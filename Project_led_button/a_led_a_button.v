==> flow/design.v <==
module led_button #(
    parameter DEBOUNCE_LIMIT = 20_000   
)(
    input  wire       clk,
    input  wire       rst_n,
    input  wire [3:0] button,
    output reg  [3:0] led_out
);
    reg [3:0] syn_but;         
    reg [3:0] stable_but;      
    reg [19:0] counter[3:0];   
    integer i;
    always @(posedge clk or negedge rst_n) begin
        if (!rst_n) begin
            syn_but    <= 4'b0000;
            stable_but <= 4'b0000;
            led_out    <= 4'b1111;  
            for (i = 0; i < 4; i = i + 1)
                counter[i] <= 0;
        end else begin
            syn_but <= button;
            for (i = 0; i < 4; i = i + 1) begin
                if (syn_but[i] != stable_but[i]) begin
                    counter[i] <= counter[i] + 1;
                    if (counter[i] >= DEBOUNCE_LIMIT) begin
                        stable_but[i] <= syn_but[i];
                        counter[i] <= 0;
                    end
                end else begin
                    counter[i] <= 0;  
                end
            end
            led_out <= stable_but;  
        end
    end
endmodule
**From RTL to reports: led_button**

What the tools print for led_button, step after step.
Line numbers count from 1 in the design file above.
The mark - stands for no value.

- Top module: led_button
- Clock port: clk
- Cell library: sky130hd
- Library corner: tt_025C_1v80

**Word level**

Yosys after proc, flatten, opt, wreduce and memory -nomap, before mapping. Enables and synchronous resets that opt folds into registers are not counted as muxes. Print and check cells are not counted. Equal cells are merged and count once.

- Register bits after elaboration: 92
- Output and inout port bits: 4
- Elaborated cells: 34
- Bits of input ports: 6

- Multiplexer cells: 8
- Add/sub/neg operators: 4
- Equal/unequal tests: 4
- Reduce/logical cells: 4
- Magnitude comparators: 4

Operator list:

| cell | number |
|---|---|
| 20-bit two-way mux | 8 |
| 20-bit by 1-bit adder with 20-bit output with constant B | 4 |
| 20-bit by 15-bit >= comparator with 1-bit output with constant B | 4 |
| 2-bit AND reduction | 4 |
| 1-bit != test | 4 |

**Depth**

Yosys ltp: most cells in a row. Word level: on the elaborated netlist, between registers, memories and ports. Mapped: between sequential cells and ports; inverters and the memories' decode and read muxes count.

- Depth after elaboration: 3
- ABC_AREA: 0
- Mapped depth: 6
- Mapped depth without buffers: 5

**Mapped cells and area**

The flow's flattened synthesis, as Yosys stat reports it; memories are mapped. The netlist is that of the ABC_AREA named above (0 if unset); the other value can give another one.
The area totals of this step are shown rounded.

- Area of sequential cells: 0.00231 mm2
- Buffer cells: 8
- Synthesis area: 0.00391 mm2
- Flip-flops: 92
- Standard cells after synthesis: 353

Cells by type:

| cell | number | area in all (um2) |
|---|---|---|
| sky130_fd_sc_hd__dfrtp_1 | 88 | 2.2E+03 |
| sky130_fd_sc_hd__xnor2_1 | 29 | 253.994 |
| sky130_fd_sc_hd__nor2_1 | 67 | 251.491 |
| sky130_fd_sc_hd__xor2_1 | 27 | 236.477 |
| sky130_fd_sc_hd__nand4_1 | 17 | 106.352 |
| sky130_fd_sc_hd__dfstp_2 | 4 | 105.101 |
| sky130_fd_sc_hd__ha_1 | 8 | 100.096 |
| sky130_fd_sc_hd__nand3_1 | 20 | 100.096 |
| sky130_fd_sc_hd__and4_1 | 10 | 87.584 |
| sky130_fd_sc_hd__nor4_1 | 11 | 68.816 |
| sky130_fd_sc_hd__inv_1 | 15 | 56.304 |
| sky130_fd_sc_hd__nand2_1 | 15 | 56.304 |
| sky130_fd_sc_hd__nor3_1 | 10 | 50.048 |
| sky130_fd_sc_hd__mux2_2 | 4 | 45.043 |
| sky130_fd_sc_hd__or4_1 | 5 | 37.536 |
| sky130_fd_sc_hd__a2111o_1 | 3 | 33.782 |
| sky130_fd_sc_hd__clkbuf_1 | 7 | 26.275 |
| sky130_fd_sc_hd__a211oi_1 | 3 | 22.522 |

Other cell types: 8; their cells: 10.

**Path before layout**

Source: OpenSTA report_checks on the synthesized netlist (no wires, ideal clock, input and output delay 20% of the period each), path of least setup slack; recovery checks are left aside. Register names are those of the netlist, which keeps one name where synthesis merged equal registers.

- Path type: flip-flop to flip-flop
- From: register counter[3][6]
- To: register counter[3][10]
- Buffers on the path: 1
- Delay of the path: 2048 ps
- Stages: 6
- Setup time: 71 ps
- Period: 2790 ps
- Data arrival time: 1977 ps
- Required time: 2719 ps
- Path slack: 741 ps
- Launch time at the first pin: 0 ps
- Synthesis period reached: 2049 ps

"delay of the path" is the arrival time less input delay plus setup time.
"stages": output pins that drive a net of the path, with the launching flip-flop's if there is one; two outputs of one cell count as two.
"synthesis period reached" is the clock period less the worst setup slack; recovery checks do not enter. This is arithmetic on one report: input and output delays are still those of the set period (20% each).
The rows between start and end are the longest chain of elaborated cells between them; the timing report does not say that the signal goes this way. Where chains are equally long, one stands for them.
A line is the first line of the expression or statement that the cell stems from. Yosys adds cells for indexed reads and writes and turns some case tables into memories.
A register here has more assigning lines than the two given.

- Cell sequence: sky130_fd_sc_hd__dfrtp_1 > sky130_fd_sc_hd__or4_1 > sky130_fd_sc_hd__a311o_1 > sky130_fd_sc_hd__a2111o_1 > sky130_fd_sc_hd__buf_6 > sky130_fd_sc_hd__nor2_1
- Cells in the longest elaborated chain: 3
- Elaborated cells between the ends (all ways): 4
- Source lines of those cells: 3
- Classes of those cells: 1 x add/sub; 1 x compare; 2 x mux

RTL lines, path after synthesis:

| what | RTL line | source |
|---|---|---|
| from (decl) | 11 | `reg [19:0] counter[3:0];` |
| from (assign) | 19 | `counter[i] <= 0;` |
| from (assign) | 24 | `counter[i] <= counter[i] + 1;` |
| 20-bit by 1-bit adder with 20-bit output | 24 |  |
| 20-bit two-way mux | 25 | `if (counter[i] >= DEBOUNCE_LIMIT) begin` |
| 20-bit two-way mux | 23 | `if (syn_but[i] != stable_but[i]) begin` |
| to (assign) | 19 |  |
| to (assign) | 24 |  |
| to (decl) | 11 |  |

**Timing after layout**

Path of least setup slack in the final report of run 1 (OpenROAD, finished layout, wires in). Where an end is a register, its clock arrival counts in the times.
The path's times are printed in steps of 10 ps; the period is the one set.

- Path type: flip-flop to flip-flop
- From: register counter[3][6]
- To: register counter[3][4]
- Setup time: 70 ps
- Launch time at the first pin: 340 ps
- Period: 2380 ps
- Required time: 2660 ps
- Buffers on the path: 0
- Path slack: 200 ps
- Stages: 5
- Data arrival time: 2460 ps

The rows between start and end are the longest chain of elaborated cells between them; the timing report does not say that the signal goes this way. Where chains are equally long, one stands for them.
A register here has more assigning lines than the two given.

- Cell sequence: sky130_fd_sc_hd__dfrtp_1 > sky130_fd_sc_hd__or4_1 > sky130_fd_sc_hd__a311o_1 > sky130_fd_sc_hd__a2111o_1 > sky130_fd_sc_hd__nor2_1
- Cells in the longest elaborated chain: 3
- Elaborated cells between the ends (all ways): 3
- Source lines of those cells: 2
- Classes of those cells: 1 x compare; 2 x mux

RTL lines, path after layout:

| what | RTL line | source |
|---|---|---|
| from (decl) | 11 | `reg [19:0] counter[3:0];` |
| from (assign) | 19 | `counter[i] <= 0;` |
| from (assign) | 24 | `counter[i] <= counter[i] + 1;` |
| 20-bit by 15-bit >= comparator with 1-bit output | 25 | `if (counter[i] >= DEBOUNCE_LIMIT) begin` |
| 20-bit two-way mux | 25 |  |
| 20-bit two-way mux | 23 | `if (syn_but[i] != stable_but[i]) begin` |
| to (assign) | 19 |  |
| to (assign) | 24 |  |
| to (decl) | 11 |  |

Lab notebook: led_button

Measured results for led_button: 2 stored runs of the Yosys and OpenROAD flow on sky130hd. The settings differ; the order carries no meaning. The constraints put input and output delay at 20% of the set period each and load the outputs with 0.01 pF.
"reached clock period" means the clock period less the worst setup slack. The figure is calculated, with input and output delays left at 20% of the set period.
"time on the worst setup path" means the part of the period allowed to the worst setup path (the constraints hold back 20% at inputs and 20% at outputs) less its slack; where the path has registers, the arrival times of their clocks count too.
"power": no workload was simulated; the value follows from the tool's default switching activity.
"time on the worst setup path" is given in steps of 10 ps.
Values from the reports are rounded here.
Settings: n/a = not set for that run.

| item | run 1 | run 2 |
|---|---|---|
| period_ns | 2.38 | 2.83 |
| CORE_UTILIZATION | 37 | 18 |
| CAP_MARGIN | 20 | 20 |
| CORE_MARGIN | 2 | 2 |
| SLEW_MARGIN | 20 | 20 |
| SETUP_SLACK_MARGIN | n/a | -0.13 |
| PLACE_DENSITY | n/a | 0.73 |
| GPL_TIMING_DRIVEN | n/a | 1 |
| MIN_ROUTING_LAYER | n/a | met1 |
| power (mW) | 2.69 | 2.79 |
| full die area (mm2) | 0.0114 | 0.0229 |
| worst setup slack after layout (ps) | 200 | 658 |
| time on the worst setup path (ps) | 2180 | 2170 |
| worst path kind | flip-flop to flip-flop | flip-flop to flip-flop |
| utilization in the final report (%) | 43.1 | 22.4 |
| post-route setup TNS (ps) | 0 | 0 |
| standard-cell area of the final layout (mm2) | 0.00443 | 0.00474 |
| reached clock period (ps) | 2180 | 2172 |
| synthesized cell area (mm2) | 0.00391 | 0.00391 |
