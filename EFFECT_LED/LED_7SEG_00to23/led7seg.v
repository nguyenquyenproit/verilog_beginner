==> flow/design.v <==
module main (
    input  wire        clock,           
    input  wire        reset,           
    output reg  [1:0]  selection_port,  
    output reg  [6:0]  sseg              
);
    parameter CLK_FREQ   = 27000000;  
    parameter SCAN_FREQ  = 2000;      
    parameter COUNT_FREQ = 1;         
    reg [3:0] chuc   = 0;
    reg [3:0] donvi  = 0;
    reg [3:0] so_gma = 0;
    reg       seg_active = 0;
    localparam integer SCAN_MAX = CLK_FREQ / (SCAN_FREQ * 2);
    reg [$clog2(SCAN_MAX)-1:0] scan_cnt = 0;
    localparam integer COUNT_MAX = CLK_FREQ / (COUNT_FREQ * 2);
    reg [$clog2(COUNT_MAX)-1:0] count_cnt = 0;
    reg tick_1Hz = 0;  
    always @(posedge clock or negedge reset) begin
        if (!reset) begin
            scan_cnt   <= 0;
            seg_active <= 0;
        end else begin
            if (scan_cnt >= SCAN_MAX - 1) begin
                scan_cnt   <= 0;
                seg_active <= ~seg_active;  
            end else begin
                scan_cnt <= scan_cnt + 1;
            end
        end
    end
    always @(posedge clock or negedge reset) begin
        if (!reset) begin
            count_cnt <= 0;
            tick_1Hz  <= 0;
        end else begin
            if (count_cnt >= COUNT_MAX - 1) begin
                count_cnt <= 0;
                tick_1Hz  <= 1;
            end else begin
                count_cnt <= count_cnt + 1;
                tick_1Hz  <= 0;
            end
        end
    end
    always @(posedge clock or negedge reset) begin
        if (!reset) begin
            chuc  <= 0;
            donvi <= 0;
        end else if (tick_1Hz) begin
            if (chuc == 2 && donvi == 3) begin
                chuc  <= 0;
                donvi <= 0;
            end else if (donvi == 9) begin
                donvi <= 0;
                chuc  <= chuc + 1;
            end else begin
                donvi <= donvi + 1;
            end
        end
    end
    always @(*) begin
        if (seg_active == 0) begin
            selection_port = 2'b10;  
            so_gma         = chuc;
        end else begin
            selection_port = 2'b01;  
            so_gma         = donvi;
        end
    end
    always @(*) begin
        case (so_gma)
            4'd0: sseg = 7'b1000000;
            4'd1: sseg = 7'b1111001;
            4'd2: sseg = 7'b0100100;
            4'd3: sseg = 7'b0110000;
            4'd4: sseg = 7'b0011001;
            4'd5: sseg = 7'b0010010;
            4'd6: sseg = 7'b0000010;
            4'd7: sseg = 7'b1111000;
            4'd8: sseg = 7'b0000000;
            4'd9: sseg = 7'b0010000;
            default: sseg = 7'b1111111;  
        endcase
    end
endmodule
* Step by step through the tools: main
Tool output for the design above, in the order of the flow.
Line numbers count from 1 in the design file above.
Operators carry their Yosys type and port widths (W data, S select, Z words).
Cell names lack the library's common part.
Not given: n/a
- Top module :: main
- Clock port :: clock
- Standard-cell library :: sky130hd
- Timing corner :: tt_025C_1v80

* Word level
Yosys after proc, flatten, opt, wreduce and memory -nomap, before mapping. Memory bits, and registers merged into a memory's read port (data or address), are not among the register bits. Print and check cells are not counted. Equal cells are merged and count once.
Memory sizes are those after Yosys's memory passes, which may raise the word count (mostly to a power of two), join words into wider ones and drop unused or constant bits.
- Bits in registers :: 47
- ROM bits :: 112
- Memories :: 1
- Output and inout bits :: 9
- Word-level cells :: 29
- Add/subtract/negate cells :: 4
- Order comparisons :: 2
- Equality and inequality tests :: 3
- Muxes and demuxes :: 9
- Bitwise operators :: 1
- Reductions and logical operators :: 3
** Memory list
- (no name shown) :: words 16, bits a word 7, rd ports 1, wr ports 0, line 72 : case (so_gma)
** Operators with widths (count)
- $add A24 B1 Y24 const B :: 1
- $ge A24 B24 Y1 const B :: 1
- $mux W24 :: 1
- $mux W4 :: 5
- $add A13 B1 Y13 const B :: 1
- $ge A13 B13 Y1 const B :: 1
- $mux W13 :: 1
- $add A4 B1 Y4 const B :: 2
- $eq A4 B2 Y1 const B :: 2
- $eq A4 B4 Y1 const B :: 1
- $reduce_and A2 Y1 :: 1
- $reduce_bool A2 Y1 :: 1
- $mux W2 :: 1
- $logic_and A1 B1 Y1 :: 1
- $not A1 Y1 :: 1
- $mux W1 :: 1

* Logic depth
Longest topological path by Yosys (ltp), each cell counted once; first at word level (registers and memories cut), then after technology mapping (sequential cells cut; the memories' decode and read muxes count).
- Depth in word-level cells :: 4
- ABC_AREA :: 0
- Gate-level depth with buffers :: 7
- Mapped depth without buffers :: 6

* Synthesis result
Yosys stat after the flow's synthesis: flattened, memories mapped to cells. It holds for the ABC_AREA given above (unset counts as 0); a run with the other value may have another netlist.
** Cell types
- dfrtp_1 :: count 47, area in all 1.18E+03 µm²
- nor2_1 :: count 42, area in all 157.651 µm²
- ha_1 :: count 12, area in all 150.144 µm²
- xor2_1 :: count 15, area in all 131.376 µm²
- nand3_1 :: count 17, area in all 85.082 µm²
- a21oi_1 :: count 14, area in all 70.067 µm²
- and4_1 :: count 8, area in all 70.067 µm²
- xnor2_1 :: count 8, area in all 70.067 µm²
- nand2_1 :: count 17, area in all 63.811 µm²
- inv_1 :: count 12, area in all 45.043 µm²
- o21ai_0 :: count 9, area in all 45.043 µm²
- nand4_1 :: count 7, area in all 43.792 µm²
- mux2i_1 :: count 4, area in all 40.038 µm²
- or3_1 :: count 6, area in all 37.536 µm²
- a21oi_2 :: count 4, area in all 35.034 µm²
- buf_6 :: count 3, area in all 33.782 µm²
- mux2_2 :: count 3, area in all 33.782 µm²
- and3_1 :: count 4, area in all 25.024 µm²
Other cell types: 29; their cells: 46.
- Standard cells after synthesis :: 278
- Chip area (Yosys) :: 2678.8 µm²
- Mapped flip-flops :: 47
- Buffer cells :: 8

* Path before layout
Path of least setup slack by OpenSTA after synthesis, without wires, with an ideal clock, recovery checks aside; 20% of the period is set as input and as output delay. Where synthesis merged equal registers, the netlist keeps one of their names.
- Path type :: reg-to-output
- Start point :: register seg_active
- End point :: output sseg[3]
- Period :: 2040 ps
- Output delay :: 408 ps
- Data arrival time :: 1662 ps
- Data required time :: 1632 ps
- Slack :: -30 ps
- Path delay :: 1662 ps
- Driving pins on the path :: 8
- Path buffers :: 1
- Period reached after synthesis :: 2070 ps
"path delay" = arrival - input delay + setup time.
A path that ends at an output port has no setup time.
"driving pins on the path" counts driving pins, that of a launching flip-flop among them; a cell with two outputs on the path counts twice.
"period reached after synthesis" is the clock period less the worst setup slack; recovery checks do not enter. This is arithmetic on one report: input and output delays are still those of the set period (20% each).
Between the ends stands the longest chain of elaborated cells between them, by number of cells; it is not shown to be the way that was timed. Of several equally long chains one is given.
A line is the first line of the expression or statement that the cell stems from. Yosys adds cells for indexed reads and writes and turns some case tables into memories.
A memory read counts as a cell of the chain, while the word-level depth stops at memories.
- Cell sequence :: dfrtp_1 -> clkbuf_1 -> mux2_2 -> inv_1 -> ha_1 -> nor2_1 -> o21a_1 -> a21oi_1
- Length of the longest elaborated chain :: 2
** Ends and longest elaborated chain, after synthesis
- start, declared :: line 13 : reg       seg_active = 0;
- start, assigned :: line 22 : seg_active <= 0;
- start, assigned :: line 26 : seg_active <= ~seg_active;
- $mux W4 :: line 63 : if (seg_active == 0) begin
- $mem_v2 Z16 W7 :: line 72 : case (so_gma)
- end, declared :: line 5 : output reg  [6:0]  sseg

* Timing after layout
Path of least setup slack in the final report of run 1 (OpenROAD, finished layout, wires in). Where an end is a register, its clock arrival counts in the times.
The report prints the path's times to 10 ps; the period is as set.
- Path type :: reg-to-output
- Start point :: register seg_active
- End point :: output sseg[0]
- Period :: 3980 ps
- Output delay :: 800 ps
- Data arrival time :: 2230 ps
- Data required time :: 3180 ps
- Slack :: 960 ps
- Driving pins on the path :: 8
- Path buffers :: 1
Between the ends stands the longest chain of elaborated cells between them, by number of cells; it is not shown to be the way that was timed. Of several equally long chains one is given.
A memory read counts as a cell of the chain, while the word-level depth stops at memories.
- Cell sequence :: dfrtp_2 -> mux2_2 -> inv_2 -> ha_1 -> nor2_1 -> o21a_1 -> nor2_1 -> clkdlybuf4s50_1
- Length of the longest elaborated chain :: 2
** Ends and longest elaborated chain, after layout
- start, declared :: line 13 : reg       seg_active = 0;
- start, assigned :: line 22 : seg_active <= 0;
- start, assigned :: line 26 : seg_active <= ~seg_active;
- $mux W4 :: line 63 : if (seg_active == 0) begin
- $mem_v2 Z16 W7 :: line 72 : case (so_gma)
- end, declared :: line 5 : output reg  [6:0]  sseg

# Flow runs of main

Design main on sky130hd. What follows are 2 stored runs of the flow, each under its own settings; their order means nothing. The constraints put input and output delay at 20% of the set period each and load the outputs with 0.01 pF.
"reached clock period" means the clock period less the worst setup slack. The figure is calculated, with input and output delays left at 20% of the set period.
"critical path time" = time allowed to the worst setup path (clock period - input delay - output delay, where it has them) - its slack; a late launch clock adds to it, a late capture clock takes from it.
"power consumption": no workload was simulated; the value follows from the tool's default switching activity.
"critical path time" is given in steps of 10 ps.

* Run 1
** Files
==> flow/run.sh <==
#!/bin/bash
# the make line also repeats the synthesis and layout settings of config.mk as NAME=value (left out here)
make -C /OpenROAD-flow-scripts/flow DESIGN_CONFIG=/design/flow/config.mk WORK_HOME=/design/flow/orfs CLKGATE_MAP_FILE= finish
==> flow/config.mk <==
export PLATFORM = sky130hd
export DESIGN_NAME = main
export DESIGN_NICKNAME = main
export VERILOG_FILES = /design/flow/design.v
export SDC_FILE = /design/flow/constraint.sdc
export NUM_CORES = 4
export LEC_CHECK = 0
export CAP_MARGIN = 20
export CELL_PAD_IN_SITES_DETAIL_PLACEMENT = 1
export CELL_PAD_IN_SITES_GLOBAL_PLACEMENT = 1
export CORE_MARGIN = 2
export CORE_UTILIZATION = 35
export CTS_CLUSTER_DIAMETER = 167
export CTS_CLUSTER_SIZE = 43
export MAX_ROUTING_LAYER = met4
export PLACE_DENSITY_LB_ADDON = 0.16
export SETUP_SLACK_MARGIN = 0.81
export SLEW_MARGIN = 20
export TNS_END_PERCENT = 100
==> flow/constraint.sdc <==
create_clock -name core_clock -period 3.98 [get_ports {clock}]
set_input_delay 0.7960 -clock core_clock [delete_from_list [all_inputs] [get_ports {clock}]]
set_output_delay 0.7960 -clock core_clock [all_outputs]
set_load 0.01 [all_outputs]
** Results
- Mapped cell area after synthesis :: 2678.8 µm²
- Critical path time :: 2230 ps
- Worst setup path type :: reg-to-output
- Worst slack on setup checks :: 956 ps
- Area of the die :: 8369.5 µm²
- Standard-cell area of the final layout :: 3011.6 µm²
- Power consumption :: 0.8611 mW
- Total negative slack on setup checks :: 0 ps
- Reached clock period :: 3024 ps
- Final design utilization :: 41.1 %

* Run 2
** Files
==> flow/run.sh <==
#!/bin/bash
# the make line also repeats the synthesis and layout settings of config.mk as NAME=value (left out here)
make -C /OpenROAD-flow-scripts/flow DESIGN_CONFIG=/design/flow/config.mk WORK_HOME=/design/flow/orfs CLKGATE_MAP_FILE= finish
==> flow/config.mk <==
export PLATFORM = sky130hd
export DESIGN_NAME = main
export DESIGN_NICKNAME = main
export VERILOG_FILES = /design/flow/design.v
export SDC_FILE = /design/flow/constraint.sdc
export NUM_CORES = 4
export LEC_CHECK = 0
export CAP_MARGIN = 20
export CELL_PAD_IN_SITES_DETAIL_PLACEMENT = 2
export CORE_MARGIN = 8
export CORE_UTILIZATION = 64
export GPL_ROUTABILITY_DRIVEN = 0
export MAX_ROUTING_LAYER = met5
export MIN_ROUTING_LAYER = met1
export PLACE_DENSITY = 0.46
export SETUP_SLACK_MARGIN = 0.12
export SLEW_MARGIN = 15
==> flow/constraint.sdc <==
create_clock -name core_clock -period 2.02 [get_ports {clock}]
set_input_delay 0.4040 -clock core_clock [delete_from_list [all_inputs] [get_ports {clock}]]
set_output_delay 0.4040 -clock core_clock [all_outputs]
set_load 0.01 [all_outputs]
** Results
Unfinished; error DPL-0033 in placement.
